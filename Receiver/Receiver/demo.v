==> flow/design.v <==
module receiver(ce, clk, serial_in, bits_out);
input ce;		 
input clk;		 
input serial_in; 
	reg rx_ticks;
	reg[4:0] state;	 
output reg 	[5:0] bits_out;  
parameter	IDLE 	= 0, 
			LSB 	= 5'b00010,		 
			DATA1 	= 5'b00100,		 
			DATA2 	= 5'b00110,		 
			DATA3 	= 5'b01000,		 
			DATA4 	= 5'b01010,		 
			DATA5 	= 5'b01100,		 
			STOP	= 5'b10011;		 
always@(posedge clk)  
begin
	if (!ce || !rx_ticks)begin				 
	case(state)
			IDLE:begin
				if (serial_in)begin			 
				state = 5'b11111;
				end else begin
				rx_ticks = 0;				 
				end
			end
			LSB:begin						 
				bits_out [0] = serial_in;
			end
			DATA1:begin						 
				bits_out [1] = serial_in;
			end
			DATA2:begin						 
				bits_out [2] = serial_in;
			end
			DATA3:begin						 
				bits_out [3] = serial_in;
			end
			DATA4:begin						 
				bits_out [4] = serial_in;
			end
			DATA5:begin						 
				bits_out [5] = serial_in;
			end
			STOP:begin						 
				state = 5'b11111;			
				rx_ticks = 1;				 
			end
		endcase
		state = state +1; 	 
	end else begin
	state = 0;				 
	end
end
endmodule
# Tool chain data of receiver
# The steps from the RTL of receiver to its reports follow in flow order.
# Lines are those of the file above, counted from 1.
# Library cell names are shortened.
# Not given: -
# design
top_module,receiver
clk_port,clk
cell_library,sky130hd
lib_corner,tt_025C_1v80

# After elaboration
# Yosys after proc, flatten, opt, wreduce and memory -nomap, before mapping. Memory bits, and registers merged into a memory's read port (data or address), are not among the register bits. Print and check cells are not counted. Equal cells are merged and count once.
# op_classes
equal,8
logic,0
reduce_logical,12
muxes,5
n_div,0
multipliers,0
addsub,1
n_shift,0
compare,0
# op_table
operator,n
== test 5 x 4 -> 1 bit (second input constant),3
AND reduction 2 bit,6
== test 5 x 3 -> 1 bit (second input constant),2
case mux 5 bit (select 2 bit),1
2-to-1 mux 5 bit,2
adder 5 x 1 -> 5 bit (second input constant),1
== test 5 x 2 -> 1 bit (second input constant),1
== test 5 bit (second input constant),1
logical NOT 5 bit,1
AND reduction 3 bit,1
logical NOT 1 bit,2
inequality test 2 bit (second input constant),1
nonzero test 2 bit,1
case mux 1 bit (select 2 bit),1
logical OR 1 bit,1
2-to-1 mux 1 bit,1
# bits
clocked_rd_ports_x_width,0
latchBits,0
ramBits,0
reg_bits,12
rom_bits,0
n_memories,0

# Logic depth
# Yosys ltp: most cells in a row. Word level: on the elaborated netlist, between registers, memories and ports. Mapped: between sequential cells and ports; inverters and the memories' decode and read muxes count.
# logic_depth
word_depth,4
abc_area,0
mapped_depth,7
ltp_nobuf,6

# Mapped cells and area
# The flow's flattened synthesis, as Yosys stat reports it; memories are mapped. The netlist is that of the ABC_AREA named above (0 if unset); the other value can give another one.
# Totals and module areas in this step are rounded.
# by_type
type,n,type_area_um2
edfxtp_1,7,210.202
dfxtp_1,5,100.096
nor2_1,9,33.782
a21boi_4,1,18.768
and2_1,3,18.768
nand2_1,5,18.768
nor4b_1,2,17.517
nand3b_1,2,15.014
nor3_1,3,15.014
or4b_4,1,13.763
ha_1,1,12.512
or2_2,2,12.512
buf_6,1,11.261
o2111a_1,1,11.261
a21oi_1,2,10.01
nand3_1,2,10.01
nor3_2,1,10.01
xor2_1,1,8.758
# Not listed: further types 6, cells in them 7.
# mapped
n_buf,3
area_mm2,0.000588
ff_cells,12
sequential_area_mm2,0.00031
stdcells,56

# Path before layout
# Source: OpenSTA report_checks on the synthesized netlist (no wires, ideal clock, input and output delay 20% of the period each), path of least setup slack; recovery checks are left aside. Register names are those of the netlist, which keeps one name where synthesis merged equal registers.
# synth_timing
path_type,flip-flop to flip-flop
start,reg state[4]
end,reg state[4]
driving_pins,8
setup_slack_ns,0.376
period_ns,2.11
delay_ns,1.734
t_arrival_ns,1.620
period_less_setup_slack_ns,1.734
# "delay_ns" = arrival - input delay + setup time.
# "driving_pins": output pins that drive a net of the path, with the launching flip-flop's if there is one; two outputs of one cell count as two.
# "period_less_setup_slack_ns" = period - worst setup slack (recovery checks aside). The figure is calculated, with input and output delays left at 20% of the set period.
# Between the ends stands the longest chain of elaborated cells between them, by number of cells; it is not shown to be the way that was timed. Of several equally long chains one is given.
# A line is the first line of the expression or statement that the cell stems from. Yosys adds cells for indexed reads and writes and turns some case tables into memories.
# At most two assigning lines are given for a register; there are more.
# synth_between
path_cell_list,dfxtp_1 > buf_6 > or4b_4 > a21boi_4 > or2_2 > ha_1 > o21ai_0 > a21o_1
elab_chain_len,4
cells_between,6
cone_classes,add/sub: 1; eq/ne: 1; mux: 3; reduce/logical: 1
# synth_rtl
item,line_no,source
start: declaration,6,reg[4:0] state;
start: assignment,22,state = 5'b11111;
start: assignment,50,state = state +1;
== test 5 bit,19,case(state)
case mux 5 bit (select 2 bit),19,
2-to-1 mux 5 bit,18,if (!ce || !rx_ticks)begin
adder 5 x 1 -> 5 bit,50,
end: assignment,50,
end: assignment,52,state = 0;
end: declaration,6,

# Path in the finished layout
# Path of least setup slack in the final report of entry A (OpenROAD, finished layout, wires in). Where an end is a register, its clock arrival counts in the times.
# layout_timing
path_type,flip-flop to flip-flop
start,reg state[0]
end,reg state[4]
setup_slack_ns,0.06
period_ns,1.69
t_arrival_ns,1.80
driving_pins,7
# Between the ends stands the longest chain of elaborated cells between them, by number of cells; it is not shown to be the way that was timed. Of several equally long chains one is given.
# At most two assigning lines are given for a register; there are more.
# layout_between
path_cell_list,dfxtp_1 > or4b_4 > a21boi_4 > or2_4 > ha_4 > o21ai_1 > a21o_1
elab_chain_len,4
cells_between,6
cone_classes,add/sub: 1; eq/ne: 1; mux: 3; reduce/logical: 1
# layout_rtl
item,line_no,source
start: declaration,6,reg[4:0] state;
start: assignment,22,state = 5'b11111;
start: assignment,50,state = state +1;
2-to-1 mux 5 bit,21,if (serial_in)begin
case mux 5 bit (select 2 bit),19,case(state)
2-to-1 mux 5 bit,18,if (!ce || !rx_ticks)begin
adder 5 x 1 -> 5 bit,50,
end: assignment,50,
end: assignment,52,state = 0;
end: declaration,6,

# Measured results for receiver: 2 stored runs of the Yosys and OpenROAD flow on sky130hd. The settings differ; the order carries no meaning. The constraints put input and output delay at 20% of the set period each and load the outputs with 0.01 pF.
# "period_less_ws_ns": clock period set for the run, less the worst setup slack. It is reckoned from that one timing run; input and output delays stay at 20% of the period that was set.
# By "worstPathTime_ns" is meant the share of the clock period that the worst setup path is allowed (20% is reserved at inputs, 20% at outputs), minus its slack. Clock arrival times at its registers enter into it.
# By "total_power_w" is meant OpenSTA's value without simulated activity: inputs other than the clock are taken to toggle once in ten clock periods, and the tool carries that through the logic.
# The results are shown rounded.
# A setting shown as - is not set for that run.
setting or result,entry A,entry B
period_ns,1.69,2.44
CAP_MARGIN,20,5
CORE_MARGIN,2,2
CORE_UTILIZATION,40,17
SLEW_MARGIN,20,20
PLACE_DENSITY_LB_ADDON,-,0.15
CORE_ASPECT_RATIO,-,1.2
CELL_PAD_IN_SITES_GLOBAL_PLACEMENT,-,0
CELL_PAD_IN_SITES_DETAIL_PLACEMENT,-,2
GPL_TIMING_DRIVEN,-,0
CTS_CLUSTER_SIZE,-,34
CTS_CLUSTER_DIAMETER,-,181
MIN_ROUTING_LAYER,-,met1
setupTns_ns,0.000,0.000
worst_hold_slack_ns,0.532,0.567
period_less_ws_ns,1.628,1.962
die_mm2,0.00179,0.00395
total_power_w,0.00132,0.00088
util_pct,60.8,23.1
ws_setup_ns,0.062,0.478
worstPathTime_ns,1.63,1.47
worstPathKind,flip-flop to flip-flop,input port to flip-flop
finalCellArea_mm2,0.000811,0.000772
ys_area_mm2,0.000588,0.000588
